==> flow/design.v <==
module date (
	clk, rst, 
	en_day, 
	set_date,
	bin_date,
	max_date,
	year,
	month,
	day,
	week
	);
	input					clk, rst, en_day;
	input					set_date;
	input		[22:0]	bin_date;
	output	[4:0]		max_date;
	output	[13:0]	year;
	output	[3:0]		month;
	output	[4:0]		day;
	output	[2:0]		week;
	wire					clk, rst, en_day;
	wire		[22:0]	bin_date;
	reg		[4:0]		max_date;
	reg		[13:0]	year;
	reg		[3:0]		month;
	reg		[4:0]		day;
	wire		[2:0]		week;
	wire 	leap_year;
	assign leap_year = (((year % 4) == 0 && (year % 100) != 0) || (year % 400) == 0) ? 1'b1 : 1'b0;
	wire	[7:0] k = (month == 1 || month == 2) ? (year - 1'd1) % 7'd100 : year % 7'd100;
	wire	[3:0] j = (month == 1 || month == 2) ? (year - 1'd1) / 7'd100 : year / 7'd100;
	wire	[3:0] m = (month == 1 || month == 2) ? month + 4'd12 : month;
	assign week = (day + ((m + 1'b1) * 8'd13 / 3'd5) + k + (k / 3'd4) + (j / 3'd4) - (8'd2 * j)) % 3'd7;
	always @ (*) begin
		case (month)
			4'd1		:	max_date	<= 5'd31;
			4'd2		:	max_date	<= 5'd28 + leap_year;
			4'd3		:	max_date	<= 5'd31;
			4'd4		:	max_date	<= 5'd30;
			4'd5		:	max_date	<= 5'd31;
			4'd6		:	max_date	<= 5'd30;
			4'd7		:	max_date	<= 5'd31;
			4'd8		:	max_date	<= 5'd31;
			4'd9		:	max_date	<= 5'd30;
			4'd10		:	max_date	<= 5'd31;
			4'd11		:	max_date	<= 5'd30;
			4'd12		:	max_date	<= 5'd31;
			default	:	max_date	<= 0;
		endcase
	end
	always @(posedge clk or negedge rst) begin
		if (!rst) begin
			{year, month, day}	<= 0;
		end
		else if (set_date)
			{year, month, day}	<= bin_date;
		else begin
			year		<= year;
			month		<= month;
			day		<= day;
			if (en_day) begin
				casex({year, month, day})
					{14'd9999, 4'd12, max_date} : begin
						year		<= 1'd1;
						month		<= 1'd1;
						day		<= 1'd1;
					end
					{14'dx, 4'd12, max_date} : begin
						year		<= year + 1'd1;
						month		<= 1'd1;
						day		<= 1'd1;
					end
					{14'dx, 4'dx, max_date} : begin
						year		<= year;
						month		<= month + 1'd1;
						day		<= 1'd1;
					end
					default : begin
						year		<= year;
						month		<= month;
						day		<= day + 1'd1;
					end
				endcase
			end
		end
	end
endmodule
**From RTL to reports: date**

The steps from the RTL of date to its reports follow in flow order.
Lines are those of the file above, counted from 1.
The mark - stands for no value.

- Top module: date
- Clock input: clk
- Standard-cell library: sky130hd
- Timing corner: tt_025C_1v80

**After elaboration**

Source: Yosys, flattened and elaborated, memories not mapped. Widths are those after wreduce. Registers that Yosys merges into a memory's read port (data or address) are not register bits. Print and check cells do not count.

- Register bits after elaboration: 23
- Elaborated cells: 71
- Input bits: 27
- Output and inout port bits: 31

- Add/sub/neg operators: 12
- Divide/modulo/power cells: 8
- Multiplexer cells: 19
- Reductions and logical operators: 13
- $mul: 1
- Eq/ne operators: 15

Operator list:

| cell | number |
|---|---|
| modulo 14 x 9 -> 32 bit (second input constant) | 1 |
| modulo 14 x 7 -> 32 bit (second input constant) | 1 |
| divider 14 x 7 -> 14 bit (second input constant) | 2 |
| modulo 14 x 7 -> 14 bit (second input constant) | 2 |
| zero test 32 bit | 2 |
| 2-to-1 mux 14 bit | 4 |
| nonzero test 32 bit | 1 |
| multiplier 5 x 4 -> 8 bit (second input constant) | 1 |
| 2-to-1 mux 4 bit | 7 |
| 2-to-1 mux 5 bit | 5 |
| divider 8 x 3 -> 8 bit (second input constant) | 1 |
| modulo 8 x 3 -> 8 bit (second input constant) | 1 |
| equality test 23 bit | 1 |
| equality test 4 bit (second input constant) | 5 |
| equality test 4 x 3 -> 1 bit (second input constant) | 4 |
| parallel mux 5 bit (select 3 bit) | 1 |
| adder 14 x 1 -> 14 bit (second input constant) | 1 |
| subtractor 14 x 1 -> 14 bit (second input constant) | 1 |
| equality test 9 bit | 1 |
| equality test 4 x 2 -> 1 bit (second input constant) | 2 |
| adder 5 x 8 -> 8 bit | 1 |
| adder 8 x 2 -> 8 bit | 1 |
| subtractor 8 x 5 -> 8 bit | 1 |
| adder 8 x 6 -> 8 bit | 1 |
| adder 8 bit | 1 |
| 2-to-1 mux 8 bit | 1 |
| OR reduction 7 bit | 1 |
| adder 4 x 1 -> 5 bit (second input constant) | 1 |

Not listed: further kinds 14, cells in them 16.

**Logic depth**

Depth = most cells in a row (Yosys ltp): at word level without a register or memory, in the mapped netlist without a sequential cell, where the memories' decode and read muxes count.

- Depth in word-level cells: 13
- ABC_AREA: 0
- Gate-level depth with buffers: 55

**Mapped cells and area**

Yosys stat after the flow's synthesis: flattened, memories mapped to cells. It holds for the ABC_AREA given above (unset counts as 0); a run with the other value may have another netlist.

- Flip-flops: 23
- Cell area after synthesis: 7379.6 µm²
- Area of sequential cells: 575.6 µm²
- Mapped cells: 1031

Cell types:

| cell type | number |
|---|---|
| sky130_fd_sc_hd__dfrtp_1 | 23 |
| sky130_fd_sc_hd__ha_1 | 41 |
| sky130_fd_sc_hd__xnor2_1 | 50 |
| sky130_fd_sc_hd__nand2_1 | 95 |
| sky130_fd_sc_hd__o21ai_0 | 70 |
| sky130_fd_sc_hd__nor2_1 | 92 |
| sky130_fd_sc_hd__fa_1 | 17 |
| sky130_fd_sc_hd__a21oi_1 | 61 |
| sky130_fd_sc_hd__inv_1 | 68 |
| sky130_fd_sc_hd__xor2_1 | 24 |
| sky130_fd_sc_hd__mux2i_1 | 20 |
| sky130_fd_sc_hd__a21o_1 | 23 |
| sky130_fd_sc_hd__nand3_1 | 34 |
| sky130_fd_sc_hd__nor3_1 | 25 |
| sky130_fd_sc_hd__a211oi_1 | 13 |
| sky130_fd_sc_hd__o211ai_1 | 13 |
| sky130_fd_sc_hd__buf_2 | 19 |
| sky130_fd_sc_hd__a31oi_1 | 15 |

Not listed: further types 93, cells in them 328.

**Path before layout**

Path of least setup slack by OpenSTA after synthesis, without wires, with an ideal clock, recovery checks aside; 20% of the period is set as input and as output delay. Where synthesis merged equal registers, the netlist keeps one of their names.

- Path type: reg-to-output
- Start: reg month[0]
- End: out week[1]
- Launch time at the first pin: 0.000 ns
- Required time: 16.320 ns
- Clock period: 20.4 ns
- Setup slack: 4.420 ns
- Path buffers: 2
- Path delay: 11.900 ns
- Arrival: 11.900 ns
- Stages: 49
- Period reached after synthesis: 15.98 ns

"path delay" = arrival - input delay + setup time.
A path that ends at an output port has no setup time.
"stages" counts driving pins, that of a launching flip-flop among them; a cell with two outputs on the path counts twice.
"period reached after synthesis" is the clock period less the worst setup slack; recovery checks do not enter. This is arithmetic on one report: input and output delays are still those of the set period (20% each).
Between the ends stands the longest chain of elaborated cells between them, by number of cells; it is not shown to be the way that was timed. Of several equally long chains one is given.
Each line given opens the expression or statement behind the cell; cells for indexed reads and writes are added by Yosys, which also makes memories of some case tables.
A register here has more assigning lines than the two given.

- Cell sequence: sky130_fd_sc_hd__dfrtp_1 sky130_fd_sc_hd__clkbuf_1 sky130_fd_sc_hd__inv_1 sky130_fd_sc_hd__ha_1 sky130_fd_sc_hd__o21a_1 sky130_fd_sc_hd__buf_2 sky130_fd_sc_hd__nand4_1 sky130_fd_sc_hd__xor2_1 sky130_fd_sc_hd__nand3_1 sky130_fd_sc_hd__maj3_1 sky130_fd_sc_hd__o22ai_1 sky130_fd_sc_hd__o22ai_1 sky130_fd_sc_hd__a211oi_4 sky130_fd_sc_hd__mux2i_1 sky130_fd_sc_hd__nor4_1 sky130_fd_sc_hd__o21ai_1 sky130_fd_sc_hd__and3_1 sky130_fd_sc_hd__a21oi_1 [13 not listed] sky130_fd_sc_hd__nand2b_1 sky130_fd_sc_hd__a21o_1 sky130_fd_sc_hd__a21o_1 sky130_fd_sc_hd__a21o_1 sky130_fd_sc_hd__a21o_1 sky130_fd_sc_hd__xor2_1 sky130_fd_sc_hd__nand3_2 sky130_fd_sc_hd__a21oi_2 sky130_fd_sc_hd__mux2i_1 sky130_fd_sc_hd__and4_4 sky130_fd_sc_hd__inv_1 sky130_fd_sc_hd__ha_1 sky130_fd_sc_hd__a21boi_1 sky130_fd_sc_hd__mux2_2 sky130_fd_sc_hd__ha_1 sky130_fd_sc_hd__inv_1 sky130_fd_sc_hd__o21ai_2 sky130_fd_sc_hd__mux2_4
- Length of the longest elaborated chain: 12
- Elaborated cells between the ends (all ways): 16

RTL lines, path post-synthesis:

| item | RTL line | RTL |
|---|---|---|
| from (decl) | 17 | `output [3:0] month;` |
| from (assign) | 58 | `month <= month;` |
| from (assign) | 74 | `month <= month + 1'd1;` |
| equality test 4 x 1 -> 1 bit | 31 | `wire [3:0] m = (month == 1 \|\| month == 2) ? month + 4'd12 : month;` |
| logical OR 1 bit | 31 |  |
| 2-to-1 mux 4 bit | 31 |  |
| adder 4 x 1 -> 5 bit | 32 | `assign week = (day + ((m + 1'b1) * 8'd13 / 3'd5) + k + (k / 3'd4) + (j / 3'd4) - (8'd2 * j)) % 3'd7;` |
| multiplier 5 x 4 -> 8 bit | 32 |  |
| divider 8 x 3 -> 8 bit | 32 |  |
| adder 5 x 8 -> 8 bit | 32 |  |
| adder 8 bit | 32 |  |
| adder 8 x 6 -> 8 bit | 32 |  |
| adder 8 x 2 -> 8 bit | 32 |  |
| subtractor 8 x 5 -> 8 bit | 32 |  |
| modulo 8 x 3 -> 8 bit | 32 |  |
| to (decl) | 19 | `output [2:0] week;` |

**Worst path after layout**

Path of least setup slack in the final report of record 2 (OpenROAD, finished layout, wires in). Where an end is a register, its clock arrival counts in the times.

- Path type: reg-to-output
- Start: reg year[0]
- End: out week[1]
- Stages: 52
- Clock period: 11.4 ns
- Arrival: 11.01 ns
- Launch time at the first pin: 0.26 ns
- Path buffers: 4
- Setup slack: -1.89 ns
- Required time: 9.12 ns

Between the ends stands the longest chain of elaborated cells between them, by number of cells; it is not shown to be the way that was timed. Of several equally long chains one is given.
A register here has more assigning lines than the two given.

- Cell sequence: sky130_fd_sc_hd__dfrtp_2 sky130_fd_sc_hd__inv_2 sky130_fd_sc_hd__ha_4 sky130_fd_sc_hd__nor3b_4 sky130_fd_sc_hd__nand4_1 sky130_fd_sc_hd__xor2_1 sky130_fd_sc_hd__buf_4 sky130_fd_sc_hd__buf_6 sky130_fd_sc_hd__nor4_4 sky130_fd_sc_hd__a221oi_4 sky130_fd_sc_hd__a32o_2 sky130_fd_sc_hd__o21a_4 sky130_fd_sc_hd__a211oi_4 sky130_fd_sc_hd__buf_6 sky130_fd_sc_hd__mux2i_4 sky130_fd_sc_hd__o21ai_2 sky130_fd_sc_hd__a31oi_1 sky130_fd_sc_hd__and3_4 [16 not listed] sky130_fd_sc_hd__a21o_1 sky130_fd_sc_hd__a21o_1 sky130_fd_sc_hd__a21o_1 sky130_fd_sc_hd__a21o_4 sky130_fd_sc_hd__xnor2_4 sky130_fd_sc_hd__o21ai_4 sky130_fd_sc_hd__and2_4 sky130_fd_sc_hd__o2111ai_1 sky130_fd_sc_hd__and4_4 sky130_fd_sc_hd__inv_2 sky130_fd_sc_hd__ha_4 sky130_fd_sc_hd__a21boi_4 sky130_fd_sc_hd__mux2_4 sky130_fd_sc_hd__ha_4 sky130_fd_sc_hd__inv_4 sky130_fd_sc_hd__o21ai_4 sky130_fd_sc_hd__mux2_4 sky130_fd_sc_hd__buf_6
- Length of the longest elaborated chain: 8
- Elaborated cells between the ends (all ways): 12

RTL lines, path after layout:

| item | RTL line | RTL |
|---|---|---|
| from (decl) | 16 | `output [13:0] year;` |
| from (assign) | 57 | `year <= year;` |
| from (assign) | 68 | `year <= year + 1'd1;` |
| subtractor 14 x 1 -> 14 bit | 29 | `wire [7:0] k = (month == 1 \|\| month == 2) ? (year - 1'd1) % 7'd100 : year % 7'd100;` |
| modulo 14 x 7 -> 14 bit | 29 |  |
| 2-to-1 mux 8 bit | 29 |  |
| adder 8 bit | 32 | `assign week = (day + ((m + 1'b1) * 8'd13 / 3'd5) + k + (k / 3'd4) + (j / 3'd4) - (8'd2 * j)) % 3'd7;` |
| adder 8 x 6 -> 8 bit | 32 |  |
| adder 8 x 2 -> 8 bit | 32 |  |
| subtractor 8 x 5 -> 8 bit | 32 |  |
| modulo 8 x 3 -> 8 bit | 32 |  |
| to (decl) | 19 | `output [2:0] week;` |

Lab notebook: date

Record of 2 stored runs of the RTL-to-layout flow on date, platform sky130hd. The runs are unordered. Constraints: input delay and output delay 20% of the set period each, output load 0.01 pF.
"achieved clock period" means the clock period less the worst setup slack. The figure is calculated, with input and output delays left at 20% of the set period.
By "time used up by the worst setup path" is meant the share of the clock period that the worst setup path is allowed (20% is reserved at inputs, 20% at outputs), minus its slack. Clock arrival times at its registers enter into it.

### Record 1

Settings: `period_ns=11.3`, `CORE_UTILIZATION=33`, `PLACE_DENSITY_LB_ADDON=0.26`, `CELL_PAD_IN_SITES_DETAIL_PLACEMENT=2`, `CTS_CLUSTER_DIAMETER=69`, `CAP_MARGIN=40`, `SLEW_MARGIN=10`, `MIN_ROUTING_LAYER=met1`, `MAX_ROUTING_LAYER=met4`, `CORE_MARGIN=2`

Unfinished; error ODB-0269 in routing.

### Record 2

Settings: `period_ns=11.4`, `CAP_MARGIN=20`, `CORE_MARGIN=2`, `CORE_UTILIZATION=40`, `SLEW_MARGIN=20`

- Area of the die: 19551.0 µm²
- Worst slack on setup checks: -1.894 ns
- Area of the standard cells in the finished layout: 11053.1 µm²
- Final design utilization: 0.613
- Time used up by the worst setup path: 11.01 ns
- Type of the worst setup path: reg-to-output
- Achieved clock period: 13.294 ns
- Setup TNS: -5.407 ns
- Chip area in the Yosys report: 7379.6 µm²
- Worst hold slack in the final report: 0.733 ns
