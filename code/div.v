==> flow/design.v <==
module div (
	input		wire	clk, rst,
	output	reg	en_1clk,
	output	reg	debclk_10hz,
	output	reg	en_clk
);
	reg		[6:0]		cnt_1clk;
	reg		[25:0]	en_cnt;
	reg		[21:0]	debclk_10hz_cnt;
	always @(posedge clk or negedge rst) begin
		if (!rst) begin
			en_clk      <= 0;
			en_cnt  <= 0;
		end
		else if (en_cnt == 499999) begin
			en_clk      <= 1'd1;
			en_cnt  <= 0;
		end 
		else begin
			en_clk      <= 0;
			en_cnt  <= en_cnt + 1'b1;
		end
	end
	always @ (posedge clk or negedge rst) begin
		if (!rst) begin
			en_1clk			<= 0;
			cnt_1clk			<= 0;
		end
		else if (en_clk == 1) begin
			if(cnt_1clk == 100) begin
				en_1clk		<= 1'b1;
				cnt_1clk		<= 0;
			end
			else begin
				en_1clk		<= 0;
				cnt_1clk		<= cnt_1clk + 1'b1;
			end
		end
		else begin
			en_1clk			<= 0;
			cnt_1clk			<= cnt_1clk;
		end
	end
	always @(posedge clk or negedge rst) begin : DEBCLK_10HZ
		if (!rst) begin
			debclk_10hz     <= 0;
			debclk_10hz_cnt <= 0;
		end
		else if (debclk_10hz_cnt == 22'd2_499_999) begin
			debclk_10hz		<= ~debclk_10hz;
			debclk_10hz_cnt <= 0;
		end
		else
			debclk_10hz_cnt	<= debclk_10hz_cnt + 1'b1;
	end
endmodule 
From RTL to reports: div. Tool output for the design above, in the order of the flow. Lines are those of the file above, counted from 1. Library cell names are shortened. A cell with -- has no value.

Top: div. Clock port: clk. Standard-cell library: sky130hd. Corner: tt_025C_1v80.

Word-level counts. Source: Yosys, flattened and elaborated, memories not mapped. Widths are those after wreduce; folded enables and synchronous resets count as part of the registers. Registers that Yosys merges into a memory's read port (data or address) are not register bits. Print and check cells do not count. Equal cells are merged and count once.

For register bits the number is 58. For bits of input ports the number is 2. Under output and inout bits stands 3. Cells after elaboration: 19.

Under $add $sub $neg stands 3. The figure for equal/unequal tests is 3. The figure for muxes and demuxes is 6. Under bitwise gates (word level) stands 1.

Operator list (count): adder 26 x 1 -> 26 bit (second input constant) (1); == test 26 x 19 -> 1 bit (second input constant) (1); 2-to-1 mux 26 bit (1); adder 22 x 1 -> 22 bit (second input constant) (1); == test 22 bit (second input constant) (1); 2-to-1 mux 22 bit (1); adder 7 x 1 -> 7 bit (second input constant) (1); == test 7 bit (second input constant) (1); 2-to-1 mux 7 bit (1); 2-to-1 mux 1 bit (3); NOT 1 bit (1).

Depth. Yosys ltp: most cells in a row. Word level: on the elaborated netlist, between registers, memories and ports. Mapped: between sequential cells and ports; inverters and the memories' decode and read muxes count.

Depth in word-level cells: 3. Under ABC_AREA stands 1. Gate-level depth with buffers: 9. Under gate-level depth less buffers stands 9.

Synthesis result. The flow's flattened synthesis, as Yosys stat reports it; memories are mapped. The netlist is that of the ABC_AREA named above (0 if unset); the other value can give another one.

The entry for standard cells after synthesis reads 433. The figure for mapped area is 3193.1 µm². Area of sequential cells: 1451.4 µm². Flip-flops: 58. Buffer cells: 0.

Cell types: dfrtp_1 (count 58, area in all 1.45E+03 µm²); nand2_1 (count 115, area in all 431.664 µm²); nor2_1 (count 88, area in all 330.317 µm²); inv_1 (count 65, area in all 243.984 µm²); xor2_1 (count 21, area in all 183.926 µm²); nand3_1 (count 29, area in all 145.139 µm²); nor2_2 (count 9, area in all 56.304 µm²); ha_1 (count 4, area in all 50.048 µm²); nor2_4 (count 4, area in all 45.043 µm²); nand3_2 (count 4, area in all 40.038 µm²); nand2_2 (count 6, area in all 37.536 µm²); nand4_1 (count 6, area in all 37.536 µm²); o21ai_0 (count 5, area in all 25.024 µm²); nand3b_1 (count 3, area in all 22.522 µm²); xnor2_1 (count 2, area in all 17.517 µm²); a21oi_1 (count 3, area in all 15.014 µm²); inv_2 (count 4, area in all 15.014 µm²); nor3_1 (count 3, area in all 15.014 µm²).

Not listed: further types 3, cells in them 4.

Timing after synthesis. Path of least setup slack by OpenSTA after synthesis, without wires, with an ideal clock, recovery checks aside; 20% of the period is set as input and as output delay. Where synthesis merged equal registers, the netlist keeps one of their names.

Kind: flip-flop to flip-flop. Start: register debclk_10hz_cnt[0]. End: register debclk_10hz_cnt[5]. The entry for clock period reads 1.82 ns. Setup time: 0.120 ns. The entry for time at the first pin reads 0.000 ns. Under arrival stands 1.184 ns. Under data required time stands 1.700 ns. For slack the number is 0.516 ns. For delay of the path the number is 1.304 ns. For stages the number is 9. The entry for path buffers reads 0. Period reached after synthesis: 1.304 ns.

"delay of the path" is the arrival time less input delay plus setup time. "stages" counts driving pins, that of a launching flip-flop among them; a cell with two outputs on the path counts twice. "period reached after synthesis" is the clock period less the worst setup slack; recovery checks do not enter. This is arithmetic on one report: input and output delays are still those of the set period (20% each). The rows between start and end are the longest chain of elaborated cells between them; the timing report does not say that the signal goes this way. Where chains are equally long, one stands for them. Each line given opens the expression or statement behind the cell; cells for indexed reads and writes are added by Yosys, which also makes memories of some case tables. At most two assigning lines are given for a register; there are more.

Cell sequence: dfrtp_1 ha_1 nand2_1 nor2_2 nand2_1 nor2_2 nand2_2 inv_2 nor2_1. For cells in the longest elaborated chain the number is 2. For elaborated cells between the ends (all ways) the number is 3. Source lines of those cells: 2. Classes of those cells: add/sub: 1; eq/ne: 1; mux: 1.

RTL lines, path after synthesis: start, declared (RTL line 9) `reg [21:0] debclk_10hz_cnt;`; start, assigned (RTL line 47) `debclk_10hz_cnt <= 0;`; start, assigned (RTL line 54) `debclk_10hz_cnt <= debclk_10hz_cnt + 1'b1;`; adder 22 x 1 -> 22 bit (RTL line 54); 2-to-1 mux 22 bit (RTL line 49) `else if (debclk_10hz_cnt == 22'd2_499_999) begin`; end, assigned (RTL line 47); end, assigned (RTL line 54); end, declared (RTL line 9).

Path in the finished layout. Path of least setup slack in the final report of record 2 (OpenROAD, finished layout, wires in). Where an end is a register, its clock arrival counts in the times.

Kind: flip-flop to output port. Start: register en_clk. End: output port en_clk. The entry for clock period reads 1.89 ns. Under external output delay stands 0.38 ns. The entry for time at the first pin reads 0.34 ns. Under arrival stands 1.41 ns. Under data required time stands 1.51 ns. For slack the number is 0.10 ns. For stages the number is 2. The entry for path buffers reads 1.

At most two assigning lines are given for a register; there are more.

Cell sequence: dfrtp_1 clkdlybuf4s50_1. For cells in the longest elaborated chain the number is 0. For elaborated cells between the ends (all ways) the number is 0. Source lines of those cells: 0.

RTL lines, path after layout: start, declared (RTL line 5) `output reg en_clk`; start, assigned (RTL line 12) `en_clk <= 0;`; start, assigned (RTL line 16) `en_clk <= 1'd1;`; end, declared (RTL line 5).

# Flow runs of div

Record of 2 stored runs of the RTL-to-layout flow on div, platform sky130hd. The runs are unordered. Constraints: input delay and output delay 20% of the set period each, output load 0.01 pF. "period achieved" = clock period - worst setup slack. The figure is calculated, with input and output delays left at 20% of the set period. By "time on the worst setup path" is meant the share of the clock period that the worst setup path is allowed (20% is reserved at inputs, 20% at outputs), minus its slack. Clock arrival times at its registers enter into it. By "power consumption" is meant OpenSTA's value without simulated activity: inputs other than the clock are taken to toggle once in ten clock periods, and the tool carries that through the logic.

Record 1 has these settings: period_ns 1.4; CORE_UTILIZATION 40; SETUP_SLACK_MARGIN 0.28; PLACE_DENSITY_LB_ADDON 0.21; CORE_ASPECT_RATIO 0.5; CELL_PAD_IN_SITES_GLOBAL_PLACEMENT 1; CELL_PAD_IN_SITES_DETAIL_PLACEMENT 2; TNS_END_PERCENT 100; GPL_TIMING_DRIVEN 0; GPL_ROUTABILITY_DRIVEN 1; CTS_CLUSTER_DIAMETER 235; SLEW_MARGIN 15; MIN_ROUTING_LAYER met1; CAP_MARGIN 20; CORE_MARGIN 2. Outcome: no results, routing failed with DPL-0033.

Record 2 has these settings: period_ns 1.89; CORE_UTILIZATION 28; SETUP_SLACK_MARGIN -0.16; PLACE_DENSITY_LB_ADDON 0.0; CELL_PAD_IN_SITES_DETAIL_PLACEMENT 2; TNS_END_PERCENT 80; ABC_AREA 1; GPL_ROUTABILITY_DRIVEN 1; CAP_MARGIN 35; SLEW_MARGIN 35; MIN_ROUTING_LAYER met2; MAX_ROUTING_LAYER met4; CORE_MARGIN 2. The final utilization comes to 0.344. The power consumption stands at 3256 uW. The period achieved stands at 1.793 ns. The setup total negative slack is 0.000 ns. For the chip area after synthesis (Yosys) the run shows 3193.1 µm². The die size reads 12274.4 µm². The lowest setup slack comes to 0.097 ns. The time on the worst setup path comes to 1.41 ns. Critical path kind: flip-flop to output port.
